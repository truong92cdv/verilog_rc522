==> flow/design.v <==
module rc522 (
    input               clk,             
    input               rst_n,           
    input               miso,            
    output              sclk,            
    output              mosi,            
    output              cs_n,            
    output reg          rst,             
    output reg [31:0]   UID,             
    output reg          card_OK,         
    output              RGB1_B,
    output              RGB1_G,
    output              RGB1_R,
    output              RGB2_B,
    output              RGB2_G,
    output              RGB2_R          
);
    localparam  CommandReg              = 8'h01 << 1,    
                ComIEnReg               = 8'h02 << 1,    
                DivIEnReg               = 8'h03 << 1,    
                ComIrqReg               = 8'h04 << 1,    
                DivIrqReg               = 8'h05 << 1,    
                ErrorReg                = 8'h06 << 1,    
                Status1Reg              = 8'h07 << 1,    
                Status2Reg              = 8'h08 << 1,    
                FIFODataReg             = 8'h09 << 1,    
                FIFOLevelReg            = 8'h0A << 1,    
                WaterLevelReg           = 8'h0B << 1,    
                ControlReg              = 8'h0C << 1,    
                BitFramingReg           = 8'h0D << 1,    
                CollReg                 = 8'h0E << 1,    
                ModeReg                 = 8'h11 << 1,    
                TxModeReg               = 8'h12 << 1,    
                RxModeReg               = 8'h13 << 1,    
                TxControlReg            = 8'h14 << 1,    
                TxASKReg                = 8'h15 << 1,    
                TxSelReg                = 8'h16 << 1,    
                RxSelReg                = 8'h17 << 1,    
                RxThresholdReg          = 8'h18 << 1,    
                DemodReg                = 8'h19 << 1,    
                MfTxReg                 = 8'h1C << 1,    
                MfRxReg                 = 8'h1D << 1,    
                SerialSpeedReg          = 8'h1F << 1,    
                CRCResultRegH           = 8'h21 << 1,    
                CRCResultRegL           = 8'h22 << 1,
                ModWidthReg             = 8'h24 << 1,    
                RFCfgReg                = 8'h26 << 1,    
                GsNReg                  = 8'h27 << 1,    
                CWGsPReg                = 8'h28 << 1,    
                ModGsPReg               = 8'h29 << 1,    
                TModeReg                = 8'h2A << 1,    
                TPrescalerReg           = 8'h2B << 1,    
                TReloadRegH             = 8'h2C << 1,    
                TReloadRegL             = 8'h2D << 1,
                TCounterValueRegH       = 8'h2E << 1,    
                TCounterValueRegL       = 8'h2F << 1,
                TestSel1Reg             = 8'h31 << 1,    
                TestSel2Reg             = 8'h32 << 1,    
                TestPinEnReg            = 8'h33 << 1,    
                TestPinValueReg         = 8'h34 << 1,    
                TestBusReg              = 8'h35 << 1,    
                AutoTestReg             = 8'h36 << 1,    
                VersionReg              = 8'h37 << 1,    
                AnalogTestReg           = 8'h38 << 1,    
                TestDAC1Reg             = 8'h39 << 1,    
                TestDAC2Reg             = 8'h3A << 1,    
                TestADCReg              = 8'h3B << 1;    
    localparam  PCD_Idle                = 8'h00,         
                PCD_Mem                 = 8'h01,         
                PCD_GenerateRandomID    = 8'h02,         
                PCD_CalcCRC             = 8'h03,         
                PCD_Transmit            = 8'h04,         
                PCD_NoCmdChange         = 8'h07,         
                PCD_Receive             = 8'h08,         
                PCD_Transceive          = 8'h0C,         
                PCD_MFAuthent           = 8'h0E,         
                PCD_SoftReset           = 8'h0F;         
    localparam  PICC_CMD_REQA           = 8'h26,         
                PICC_CMD_WUPA          = 8'h52,          
                PICC_CMD_CT            = 8'h88,          
                PICC_CMD_SEL_CL1       = 8'h93,          
                PICC_CMD_SEL_CL2       = 8'h95,          
                PICC_CMD_SEL_CL3       = 8'h97,          
                PICC_CMD_HLTA          = 8'h50,          
                PICC_CMD_RATS          = 8'hE0,          
                PICC_CMD_MF_AUTH_KEY_A = 8'h60,          
                PICC_CMD_MF_AUTH_KEY_B = 8'h61,          
                PICC_CMD_MF_READ       = 8'h30,          
                PICC_CMD_MF_WRITE      = 8'hA0,          
                PICC_CMD_MF_DECREMENT  = 8'hC0,          
                PICC_CMD_MF_INCREMENT  = 8'hC1,          
                PICC_CMD_MF_RESTORE    = 8'hC2,          
                PICC_CMD_MF_TRANSFER   = 8'hB0,          
                PICC_CMD_UL_WRITE      = 8'hA2;          
    localparam  uid_1 = 32'h2359A629;        
    localparam  uid_2 = 32'hF3F3A414;        
    reg [5:0]   LED_state;              
    assign RGB1_B = LED_state[5];
    assign RGB1_G = LED_state[4];
    assign RGB1_R = LED_state[3];
    assign RGB2_B = LED_state[2];
    assign RGB2_G = LED_state[1];
    assign RGB2_R = LED_state[0];
    reg         spi_start;
    reg [15:0]  data_tx;     
    wire [7:0]  data_rx;
    wire        spi_busy;
    reg         new_card;
    spi spi_module (
        .clk            (clk),
        .rst_n          (rst_n),
        .spi_start      (spi_start),
        .data_tx        (data_tx),
        .data_rx        (data_rx),
        .sclk           (sclk),
        .mosi           (mosi),
        .miso           (miso),
        .cs_n           (cs_n),
        .spi_busy       (spi_busy)
    );
    reg [31:0]  cnt;
    reg [2:0]   cnt_2; 
    reg [7:0]   FIFOLevelReg_Value;
    reg [7:0]   BCC;
    reg [9:0] instr_step;
    task spi_write;
        input [7:0] reg_addr;
        input [7:0] value;
        begin
            spi_start   <= 1;
            data_tx     <= {reg_addr, value};
        end
    endtask
    task spi_read;
        input [7:0] reg_addr;
        begin
            spi_start   <= 1;
            data_tx     <= {reg_addr | 8'h80, 8'h00};
        end
    endtask
    always @(posedge clk or negedge rst_n) begin
        if (~rst_n) begin
            instr_step      <= 0;
            spi_start       <= 0;
            rst             <= 1;
            UID             <= 32'h00000000;
            LED_state       <= 6'b000000;
            cnt             <= 0;
            cnt_2           <= 0;
            new_card        <= 0;
            card_OK         <= 0;
        end else begin
            if  (&cnt[4:0] && spi_start)                                     
                spi_start   <= 0;
            if  (&cnt[16:0] && ~spi_busy) begin                              
                case (instr_step)
                    1:  rst <= 0;                                            
                    2:  rst <= 1;                                            
                    50: spi_write (TxModeReg,       8'h00);                  
                    51: spi_write (RxModeReg,       8'h00);                  
                    52: spi_write (ModWidthReg,     8'h26);                  
                    53: spi_write (TModeReg,        8'h80);                  
                    54: spi_write (TPrescalerReg,   8'hA9);            
                    55: spi_write (TReloadRegH,     8'h03);
                    56: spi_write (TReloadRegL,     8'hE8);
                    57: spi_write (TxASKReg,        8'h40);                  
                    58: spi_write (ModeReg,         8'h3D);                  
                    59: spi_read  (TxControlReg);
                    60: spi_write (TxControlReg,    8'h03 | data_rx);        
                    62: spi_write (CommandReg,      PCD_Idle);               
                    63: spi_write (ComIrqReg,       8'h7F);                  
                    64: spi_write (FIFOLevelReg,    8'h80);                  
                    65: spi_write (FIFODataReg,     PICC_CMD_REQA);          
                    66: spi_write (BitFramingReg,   8'h07);                  
                    67: spi_write (CommandReg,      PCD_Transceive);         
                    68: spi_write (BitFramingReg,   8'h87);                  
                    70: spi_read  (ComIrqReg);                               
                    71: if (data_rx[5])                                      
                            new_card <= 1;
                    73: spi_write (FIFOLevelReg,    8'h80);                  
                    74: spi_write (FIFODataReg,     PICC_CMD_SEL_CL1);       
                    75: spi_write (FIFODataReg,     8'h20);
                    76: spi_write (BitFramingReg,   8'h00);                  
                    77: spi_write (CommandReg,      PCD_Transceive);         
                    78: spi_write (BitFramingReg,   8'h80);                  
                    83: spi_read  (FIFOLevelReg);
                    84: FIFOLevelReg_Value <= data_rx;
                    85: spi_read  (FIFODataReg);
                    86: UID[31:24] <= data_rx;
                    87: spi_read  (FIFODataReg);
                    88: UID[23:16] <= data_rx;
                    89: spi_read  (FIFODataReg);
                    90: UID[15:8] <= data_rx;
                    91: spi_read  (FIFODataReg);
                    92: UID[7:0] <= data_rx;
                    93: spi_read  (FIFODataReg);
                    94: BCC <= data_rx;                                     
                    95: new_card <= 0;
                    96: if ((FIFOLevelReg_Value == 5) && (BCC == (UID[31:24] ^ UID[23:16] ^ UID[15:8] ^ UID[7:0])))
                            card_OK <= 1;
                    97: card_OK <= 0;
                    98: LED_state <= (UID == uid_1) ? 6'b111000 : (UID == uid_2) ? 6'b000111 : 6'b000000;
                    500:LED_state <= 6'b000000;
                endcase
                if (instr_step == 72 && ~new_card) begin
                    cnt_2 <= cnt_2 + 1;
                    if (cnt_2 == 5) begin
                        cnt_2 <= 0;
                        instr_step <= 62;
                    end else
                        instr_step <= 70;
                end else if (instr_step == 501)
                    instr_step <= 62;
                else
                    instr_step <= instr_step + 1;
            end
            cnt <= cnt + 1;
        end
    end
endmodule
module spi (
    input               clk,                 
    input               rst_n,               
    input               spi_start,           
    input      [15:0]   data_tx,             
    input               miso,                
    output reg  [7:0]   data_rx,             
    output reg          sclk,                
    output reg          mosi,                
    output reg          cs_n,                
    output              spi_busy             
);
    reg [4:0]   bit_cnt;                     
    reg [4:0]   cnt;                         
    reg [15:0]  shift_reg;                   
    reg [1:0]   state;                       
    reg         miso_sync;                   
    localparam  IDLE        = 2'b00, 
                LOAD        = 2'b01, 
                TRANSFER    = 2'b10, 
                DONE        = 2'b11;
    assign spi_busy = (state != IDLE);
    always @(posedge clk) begin
        miso_sync <= miso;
    end
    always @(posedge clk or negedge rst_n) begin
        if (!rst_n) begin
            state       <= IDLE;
            sclk        <= 0;
            cs_n        <= 1;
            mosi        <= 0;
            data_rx     <= 0;
            bit_cnt     <= 0;
            cnt         <= 0;
            shift_reg   <= 0;
        end else begin
            case (state)
                IDLE: begin
                    cs_n <= 1;
                    sclk <= 0;
                    if (spi_start) begin
                        state       <= LOAD;
                        shift_reg   <= data_tx;
                    end
                end
                LOAD: begin
                    cs_n    <= 0;
                    state   <= TRANSFER;
                    bit_cnt <= 16;
                end
                TRANSFER: begin
                    if (bit_cnt > 0) begin
                        cnt <= cnt + 1;
                        case (cnt)
                            0:  sclk <= 0;
                            8:  mosi <= shift_reg[15];                                
                            16: begin
                                sclk <= 1;
                                shift_reg <= {shift_reg[14:0], miso_sync};
                            end
                            24: bit_cnt <= bit_cnt - 1;
                        endcase
                    end else begin
                        cnt <= cnt + 1;
                        if (cnt == 0) begin
                            sclk    <= 0;
                            state   <= DONE;
                            data_rx <= shift_reg[7:0];
                        end
                    end
                end
                DONE: begin
                    cnt <= cnt + 1;
                    if (cnt == 16) begin
                        cnt     <= 0;
                        cs_n    <= 1;
                        state   <= IDLE;
                    end else begin
                        state   <= DONE;
                    end
                end
                default: state  <= IDLE;
            endcase
        end
    end
endmodule
module top(
    input       clk,
    input       rst_n,
    input       miso,
    output      sclk,
    output      mosi,
    output      cs_n,
    output      rst,
    output      RGB1_B,
    output      RGB1_G,
    output      RGB1_R,
    output      RGB2_B,
    output      RGB2_G,
    output      RGB2_R
);
    wire        card_OK;
    wire [31:0] UID;
    rc522 rc522_inst(
        .clk            (clk),
        .rst_n          (rst_n),
        .miso           (miso),
        .sclk           (sclk),
        .mosi           (mosi),
        .cs_n           (cs_n),
        .rst            (rst),
        .UID            (UID),
        .card_OK        (card_OK),
        .RGB1_B         (RGB1_B),
        .RGB1_G         (RGB1_G),
        .RGB1_R         (RGB1_R),
        .RGB2_B         (RGB2_B),
        .RGB2_G         (RGB2_G),
        .RGB2_R         (RGB2_R)
    );
endmodule
# From RTL to reports: top

Tool output for the design above, in the order of the flow.
Lines are those of the file above, counted from 1.
Cell names lack the library's common part.
A cell with - has no value.

Top module: top
Clock: clk
Library: sky130hd
Timing corner: tt_025C_1v80

# Word level

Counts by Yosys on the flattened word-level netlist (proc, flatten, opt, wreduce; memories kept). Register bits leave out memories and registers merged into their read ports (data or address). Print and check cells are left out. Cells with the same type and inputs are merged into one.

Order comparisons: 1
Shift operators: 0
Divide/modulo/power cells: 0
Multipliers: 0
Reductions and logical operators: 37
Muxes and demuxes: 34
Add/subtract/negate cells: 5
Equal/unequal tests: 62
Bitwise gates (word level): 3

Operator list:

| cell                                     | number |
| parallel mux 16 bit (select 25 bit)      | 1 |
| == test 10 x 7 -> 1 bit with constant B  | 26 |
| == test 10 x 6 -> 1 bit with constant B  | 13 |
| 2-to-1 mux 16 bit                        | 3 |
| adder 32 x 1 -> 32 bit with constant B   | 1 |
| == test 32 x 30 -> 1 bit with constant B | 1 |
| == test 32 bit with constant B           | 1 |
| parallel mux 16 bit (select 2 bit)       | 1 |
| OR reduction 31 bit                      | 1 |
| nonzero test 25 bit                      | 1 |
| == test 10 x 9 -> 1 bit with constant B  | 2 |
| parallel mux 5 bit (select 2 bit)        | 2 |
| 2-to-1 mux 10 bit                        | 2 |
| AND reduction 3 bit                      | 6 |
| AND reduction 17 bit                     | 1 |
| AND reduction 2 bit                      | 8 |
| 2-to-1 mux 5 bit                         | 3 |
| nonzero test 2 bit                       | 7 |
| != test 2 bit with constant B            | 6 |
| parallel mux 6 bit (select 2 bit)        | 1 |
| adder 10 x 1 -> 10 bit with constant B   | 1 |
| == test 10 x 1 -> 1 bit with constant B  | 1 |
| == test 10 x 2 -> 1 bit with constant B  | 1 |
| == test 5 bit with constant B            | 2 |
| AND reduction 4 bit                      | 2 |
| parallel mux 2 bit (select 4 bit)        | 1 |
| parallel mux 1 bit (select 2 bit)        | 4 |
| 2-to-1 mux 2 bit                         | 4 |

Other operator kinds: 24; their cells: 39.

Elaborated cells: 163
Clocked read ports x word width: 0
Output and inout bits: 10
Input bits: 3
Latch bits: 0
Memories kept: 0
RAM bits: 0
Bits in read-only memories: 0
Flip-flop bits (word level): 142

# Depth

Longest topological path by Yosys (ltp), each cell counted once; first at word level (registers and memories cut), then after technology mapping (sequential cells cut; the memories' decode and read muxes count).

Depth after elaboration: 5
ABC_AREA: 0
Gate-level depth with buffers: 9
Gate-level depth less buffers: 8

# Mapped cells and area

The flow's flattened synthesis, as Yosys stat reports it; memories are mapped. The netlist is that of the ABC_AREA named above (0 if unset); the other value can give another one.

Area of sequential cells: 3,125.5 µm²
Chip area (Yosys): 6,329.8 µm²
Mapped cells: 567
Mapped flip-flops: 122
Buffers: 34

Cell types:

| cell     | number | area in all (µm²) |
| dfrtp_1  | 104    | 2.6E+03 |
| mux2_2   | 67     | 754.474 |
| edfxtp_1 | 15     | 450.432 |
| ha_1     | 11     | 137.632 |
| o21ai_0  | 27     | 135.13 |
| nand3_1  | 26     | 130.125 |
| nand2_1  | 34     | 127.622 |
| mux2_4   | 8      | 120.115 |
| xnor2_1  | 11     | 96.342 |
| nor2_1   | 25     | 93.84 |
| clkbuf_1 | 23     | 86.333 |
| inv_1    | 21     | 78.826 |
| a21oi_1  | 14     | 70.067 |
| nand4_1  | 11     | 68.816 |
| or3_1    | 9      | 56.304 |
| dfstp_2  | 2      | 52.55 |
| nand2b_1 | 8      | 50.048 |
| nor2b_1  | 8      | 50.048 |

Other cell types: 57; their cells: 143.
By module: a second synthesis without flattening, with its own total; a netlist apart from the flattened one above.

Cells (unflattened synthesis): 643
Area (unflattened synthesis): 7,179.4 µm²

Each row is one instance without its submodules.

By module:

| module | cells | area (µm²) | sequential area (µm²) | instances |
| rc522  | 462   | 5,235.0    | 2,633.8               | 1 |
| spi    | 181   | 1,944.4    | 997.2                 | 1 |
| top    | 0     | 0.0        | 0.0                   | 1 |

# Worst setup path after synthesis

Source: OpenSTA report_checks on the synthesized netlist (no wires, ideal clock, input and output delay 20% of the period each), path of least setup slack; recovery checks are left aside. Register names are those of the netlist, which keeps one name where synthesis merged equal registers.

Path type: register to register
From: reg rc522_inst.cnt[0]
To: reg rc522_inst.data_tx[0]
Delay of the path: 2,779 ps
Clock period: 2,950 ps
Data required time: 2,577 ps
Arrival time: 2,406 ps
Time at the first pin: 0 ps
Path buffers: 1
Library setup time: 373 ps
Path slack: 171 ps
Stages on the path: 8
Period reached after synthesis: 2,779 ps

"delay of the path" = arrival - input delay + setup time.
"stages on the path" counts driving pins, that of a launching flip-flop among them; a cell with two outputs on the path counts twice.
"period reached after synthesis" = period - worst setup slack (recovery checks aside). The figure is calculated, with input and output delays left at 20% of the set period.
Between the ends stands the longest chain of elaborated cells between them, by number of cells; it is not shown to be the way that was timed. Of several equally long chains one is given.
Each line given opens the expression or statement behind the cell; cells for indexed reads and writes are added by Yosys, which also makes memories of some case tables.

Cells stage by stage: dfrtp_1 -> ha_1 -> nand3_1 -> nor4_1 -> ha_1 -> nor3b_1 -> buf_2 -> o311a_1
Cells in the longest elaborated chain: 3
Elaborated cells between the ends (all ways): 3
Source lines of those cells: 1
Those cells by class: reduce/logical: 3

Ends and longest elaborated chain, after synthesis:

| item                 | RTL line | text |
| start, declared      | 121      | `reg [31:0]  cnt;` |
| start, assigned      | 148      | `cnt             <= 0;` |
| start, assigned      | 217      | `cnt <= cnt + 1;` |
| AND reduction 17 bit | 155      | `if  (&cnt[16:0] && ~spi_busy) begin` |
| logical AND 1 bit    | 155      |  |
| AND reduction 3 bit  | -        |  |
| end, declared        | 105      | `reg [15:0]  data_tx;` |

# Path in the finished layout

Path of least setup slack in the final report of run 1 (OpenROAD, finished layout, wires in). Where an end is a register, its clock arrival counts in the times.
The path's times are printed in steps of 10 ps; the period is the one set.

Path type: register to register
From: reg rc522_inst.cnt[0]
To: reg rc522_inst.UID[17]
Time at the first pin: 510 ps
Library setup time: 110 ps
Path buffers: 0
Arrival time: 3,420 ps
Path slack: 230 ps
Clock period: 3,250 ps
Data required time: 3,640 ps
Stages on the path: 8

Between the ends stands the longest chain of elaborated cells between them, by number of cells; it is not shown to be the way that was timed. Of several equally long chains one is given.

Cells stage by stage: dfrtp_1 -> ha_1 -> nand3_1 -> nor4_1 -> ha_1 -> or3b_2 -> or3_1 -> mux2_4
Cells in the longest elaborated chain: 3
Elaborated cells between the ends (all ways): 3
Source lines of those cells: 1
Those cells by class: reduce/logical: 3

Ends and longest elaborated chain, after layout:

| item                 | RTL line | text |
| start, declared      | 121      | `reg [31:0]  cnt;` |
| start, assigned      | 148      | `cnt             <= 0;` |
| start, assigned      | 217      | `cnt <= cnt + 1;` |
| AND reduction 17 bit | 155      | `if  (&cnt[16:0] && ~spi_busy) begin` |
| logical AND 1 bit    | 155      |  |
| AND reduction 2 bit  | -        |  |
| end, assigned        | 146      | `UID             <= 32'h00000000;` |
| end, assigned        | 191      | `88: UID[23:16] <= data_rx;` |
| end, declared        | 9        | `output reg [31:0]   UID,` |

Design top on sky130hd. What follows are 2 stored runs of the flow, each under its own settings; their order means nothing. The constraints put input and output delay at 20% of the set period each and load the outputs with 0.01 pF.
"achieved period": clock period set for the run, less the worst setup slack. It is reckoned from that one timing run; input and output delays stay at 20% of the period that was set.
"time used up by the worst setup path": the worst setup path's part of the clock period (all of it between registers, 20% less for each end at a port) less its slack. A launch clock that arrives late makes it longer, a capture clock that arrives late makes it shorter.
"overall power": no workload was simulated; the value follows from the tool's default switching activity.
"time used up by the worst setup path" is given in steps of 10 ps.
A setting shown as . is not set for that run.

| item                                                    | run 1                | run 2                |
| period_ns                                               | 3.25                 | 4.36                 |
| CORE_UTILIZATION                                        | 68                   | 52                   |
| CAP_MARGIN                                              | 20                   | 20                   |
| CORE_MARGIN                                             | 2                    | 2                    |
| SLEW_MARGIN                                             | 20                   | 5                    |
| CELL_PAD_IN_SITES_GLOBAL_PLACEMENT                      | .                    | 2                    |
| CELL_PAD_IN_SITES_DETAIL_PLACEMENT                      | .                    | 1                    |
| GPL_TIMING_DRIVEN                                       | .                    | 0                    |
| CTS_CLUSTER_SIZE                                        | .                    | 28                   |
| CTS_CLUSTER_DIAMETER                                    | .                    | 107                  |
| area inside the die boundary (µm²)                      | 10,096.2             | 13,071.3             |
| achieved period (ps)                                    | 3,021                | 3,590                |
| total negative slack on setup checks (ps)               | 0                    | 0                    |
| area of the standard cells in the finished layout (µm²) | 7,123.1              | 7,231.9              |
| time used up by the worst setup path (ps)               | 3,020                | 3,590                |
| worst path kind                                         | register to register | register to register |
| overall power (uW)                                      | 3,388                | 2,527                |
| utilization of the finished layout (%)                  | 77.8                 | 60.5                 |
| chip area in the Yosys report (µm²)                     | 6,329.8              | 6,329.8              |
| setup slack of the worst path (ps)                      | 229                  | 770                  |
